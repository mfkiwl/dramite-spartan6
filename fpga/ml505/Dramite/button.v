==> flow/design.v <==
module button( 
   pressed, pressed_disp,
   button_input, clock, reset
   );
   parameter
     delay_cycles = 200000,
     delay_cycles_width = log2(delay_cycles);
   output reg pressed, pressed_disp;
   input      button_input;
   input      clock, reset;
   reg [delay_cycles_width-1:0] count, next_count;
   reg [1:0]                    state, next_state;
   reg                          next_pressed;
   always @(*) begin
      next_pressed = 1'b0;
      pressed_disp = 1'b0;
      next_count = count;
      next_state = 2'd0;
      case(state)
        2'd0: begin
           if (button_input) begin
              next_state = 2'd1;
              next_pressed = 1'b1;
           end else begin
              next_state = 2'd0;
           end
        end
        2'd1: begin
           pressed_disp = 1'b1;
           if (button_input) begin
              next_state = 2'd1;
           end else begin
              next_state = 2'd2;
           end
        end
        2'd2: begin
           pressed_disp = 1'b1;
           if (count >= delay_cycles[delay_cycles_width-1:0]) begin
              next_state = 2'd0;
              next_count = {delay_cycles_width{1'b0}};
           end else begin
              next_state = 2'd2;
              next_count = count + {{delay_cycles_width-1{1'b0}}, 1'b1};
           end
        end
      endcase
   end
   always @(posedge clock or posedge reset) begin
      if (reset) begin
         state <= 2'd0;
         count <= {delay_cycles_width{1'b0}};
         pressed <= 1'b0;
      end else begin
         state <= next_state;
         count <= next_count;
         pressed <= next_pressed;
      end
   end
   function integer log2;
      input integer value;
      begin
         value = value-1;
         for (log2 = 0; value > 0; log2 = log2 + 1) begin
           value = value >> 1;
         end
      end
   endfunction
endmodule  
Tool chain data of button
The steps from the RTL of button to its reports follow in flow order.
Line numbers count from 1 in the design file above.
Operators carry their Yosys type and port widths (W data, S select, Z words).
Not given: --
Set-up
  top: button
  clock port: clock
  standard-cell library: sky130hd
  library corner: tt_025C_1v80

After elaboration
Counts by Yosys on the flattened word-level netlist (proc, flatten, opt, wreduce; memories kept). Register bits leave out memories and registers merged into their read ports (data or address); mux counts leave out enables and synchronous resets folded into registers. Print and check cells are left out.
Cells by class
  add/sub/neg operators: 1
  multipliers: 0
  div/mod/pow operators: 0
  order comparisons: 1
  equal/unequal tests: 2
  shifts and indexed selects: 0
  muxes and demuxes: 8
  bitwise operators: 0
  reduce/logical cells: 2
Operators by type and width (number)
  $add A18 B1 Y18 const B: 1
  $ge A18 B18 Y1 const B: 1
  $mux W18: 1
  $pmux W2 S3: 1
  $mux W2: 2
  $mux W1: 4
  $eq A2 B1 Y1 const B: 1
  $eq A2 B2 Y1 const B: 1
  $logic_not A2 Y1: 1
  $reduce_or A2 Y1: 1
Word-level totals
  register bits after elaboration: 21
  bits in latches: 0
  RAM bits: 0
  ROM bits: 0
  word width x clocked read ports: 0
  memories: 0
  elaborated cells: 17

Depth
Depth = most cells in a row (Yosys ltp): at word level without a register or memory, in the mapped netlist without a sequential cell, where the memories' decode and read muxes count.
Logic depth
  word-level depth: 3
  ABC_AREA: 0
  gate-level depth with buffers: 6

Synthesis result
Yosys stat after the flow's synthesis: flattened, memories mapped to cells. It holds for the ABC_AREA given above (unset counts as 0); a run with the other value may have another netlist.
Synthesis totals
  mapped cells: 113
  mapped area: 1101.1 um^2
  area of sequential cells: 551.8 um^2
  flip-flops: 22
Cells by type (number)
  sky130_fd_sc_hd__dfrtp_1: 21
  sky130_fd_sc_hd__xnor2_1: 10
  sky130_fd_sc_hd__nor2_1: 21
  sky130_fd_sc_hd__nor4_1: 7
  sky130_fd_sc_hd__nand2_1: 9
  sky130_fd_sc_hd__nand4_1: 5
  sky130_fd_sc_hd__inv_1: 8
  sky130_fd_sc_hd__nor3_1: 6
  sky130_fd_sc_hd__dfstp_2: 1
  sky130_fd_sc_hd__xor2_1: 3
  sky130_fd_sc_hd__ha_1: 2
  sky130_fd_sc_hd__buf_6: 2
  sky130_fd_sc_hd__nor4_4: 1
  sky130_fd_sc_hd__a211oi_4: 1
  sky130_fd_sc_hd__nand3_1: 3
  sky130_fd_sc_hd__and2_1: 2
  sky130_fd_sc_hd__and3_1: 2
  sky130_fd_sc_hd__o22ai_1: 2
Other cell types: 6; their cells: 7.

Timing after synthesis
Source: OpenSTA report_checks on the synthesized netlist (no wires, ideal clock, input and output delay 20% of the period each), path of least setup slack; recovery checks are left aside. Register names are those of the netlist, which keeps one name where synthesis merged equal registers.
Timing after synthesis
  kind: reg2reg
  start point: reg count[10]
  end point: reg count[17]
  period: 3.09 ns
  library setup time: 0.119 ns
  data arrival time: 1.410 ns
  data required time: 2.971 ns
  path slack: 1.560 ns
  delay of the path: 1.529 ns
  driving pins on the path: 6
  buffers on the path: 1
  synthesis period reached: 1.53 ns
"delay of the path" = arrival - input delay + setup time.
"driving pins on the path" counts driving pins, that of a launching flip-flop among them; a cell with two outputs on the path counts twice.
"synthesis period reached" is the clock period less the worst setup slack; recovery checks do not enter. This is arithmetic on one report: input and output delays are still those of the set period (20% each).
The rows between start and end are the longest chain of elaborated cells between them; the timing report does not say that the signal goes this way. Where chains are equally long, one stands for them.
A line is the first line of the expression or statement that the cell stems from. Yosys adds cells for indexed reads and writes and turns some case tables into memories.
On the way, after synthesis
  path through: sky130_fd_sc_hd__dfrtp_1 -> sky130_fd_sc_hd__nand2_1 -> sky130_fd_sc_hd__or3_4 -> sky130_fd_sc_hd__a211oi_4 -> sky130_fd_sc_hd__buf_6 -> sky130_fd_sc_hd__nor2_1
  cells in the longest elaborated chain: 2
  elaborated cells on any way between the ends: 3
  RTL lines with such cells: 2
RTL lines, path after synthesis
  start, declared: RTL line 11  | reg [delay_cycles_width-1:0] count, next_count;
  start, assigned: RTL line 51  | count <= {delay_cycles_width{1'b0}};
  start, assigned: RTL line 55  | count <= next_count;
  $add A18 B1 Y18: RTL line 43  | next_count = count + {{delay_cycles_width-1{1'b0}}, 1'b1};
  $mux W18: RTL line 38  | if (count >= delay_cycles[delay_cycles_width-1:0]) begin
  end, assigned: RTL line 51
  end, assigned: RTL line 55
  end, declared: RTL line 11

Path in the finished layout
From the final timing report of job 1: the path of least setup slack in the routed layout; clock arrival at registers is part of the times.
Timing after layout
  kind: reg2reg
  start point: reg state
  end point: reg count[8]
  period: 1.76 ns
  library setup time: 0.09 ns
  data arrival time: 1.81 ns
  data required time: 1.97 ns
  path slack: 0.16 ns
  driving pins on the path: 6
  buffers on the path: 1
Where an end lacks its bit number, it is one bit of the signal, or one of the new flip-flops if synthesis recoded a state register.
On the way, after layout
  path through: sky130_fd_sc_hd__dfrtp_1 -> sky130_fd_sc_hd__nand4_1 -> sky130_fd_sc_hd__buf_4 -> sky130_fd_sc_hd__nor3_1 -> sky130_fd_sc_hd__xnor2_1 -> sky130_fd_sc_hd__nor2_1
RTL lines, path after layout
  start, declared: RTL line 12  | reg [1:0]                    state, next_state;
  start, assigned: RTL line 50  | state <= 2'd0;
  start, assigned: RTL line 54  | state <= next_state;
  end, assigned: RTL line 51  | count <= {delay_cycles_width{1'b0}};
  end, assigned: RTL line 55  | count <= next_count;
  end, declared: RTL line 11  | reg [delay_cycles_width-1:0] count, next_count;
No chain of elaborated cells between the ends is given.

==> runs of button <==
Measured data: module button, platform sky130hd, 2 stored runs of the flow under differing settings, order arbitrary. Input and output delays are each 20% of the period that was set; the output load is 0.01 pF.

settings of job 1
{
  "period_ns": 1.76,
  "CORE_UTILIZATION": 41,
  "PLACE_DENSITY_LB_ADDON": 0.23,
  "CELL_PAD_IN_SITES_DETAIL_PLACEMENT": 0,
  "TNS_END_PERCENT": 40,
  "CAP_MARGIN": 40,
  "MIN_ROUTING_LAYER": "met2",
  "CORE_MARGIN": 2,
  "SLEW_MARGIN": 20
}
report of job 1
yosys chip area after synthesis (um^2): 1101.1
finish__design__die__area: 3115.9
finish__design__instance__area__stdcell: 1242.4
finish__timing__setup__ws: 0.161
finish__timing__hold__ws: 0.373

settings of job 2
{
  "period_ns": 1.77,
  "CORE_UTILIZATION": 46,
  "CAP_MARGIN": 20,
  "CORE_MARGIN": 2,
  "SLEW_MARGIN": 20
}
report of job 2
yosys chip area after synthesis (um^2): 1101.1
finish__design__die__area: 2801.1
finish__design__instance__area__stdcell: 1221.2
finish__timing__setup__ws: 0.060
finish__timing__hold__ws: 0.385
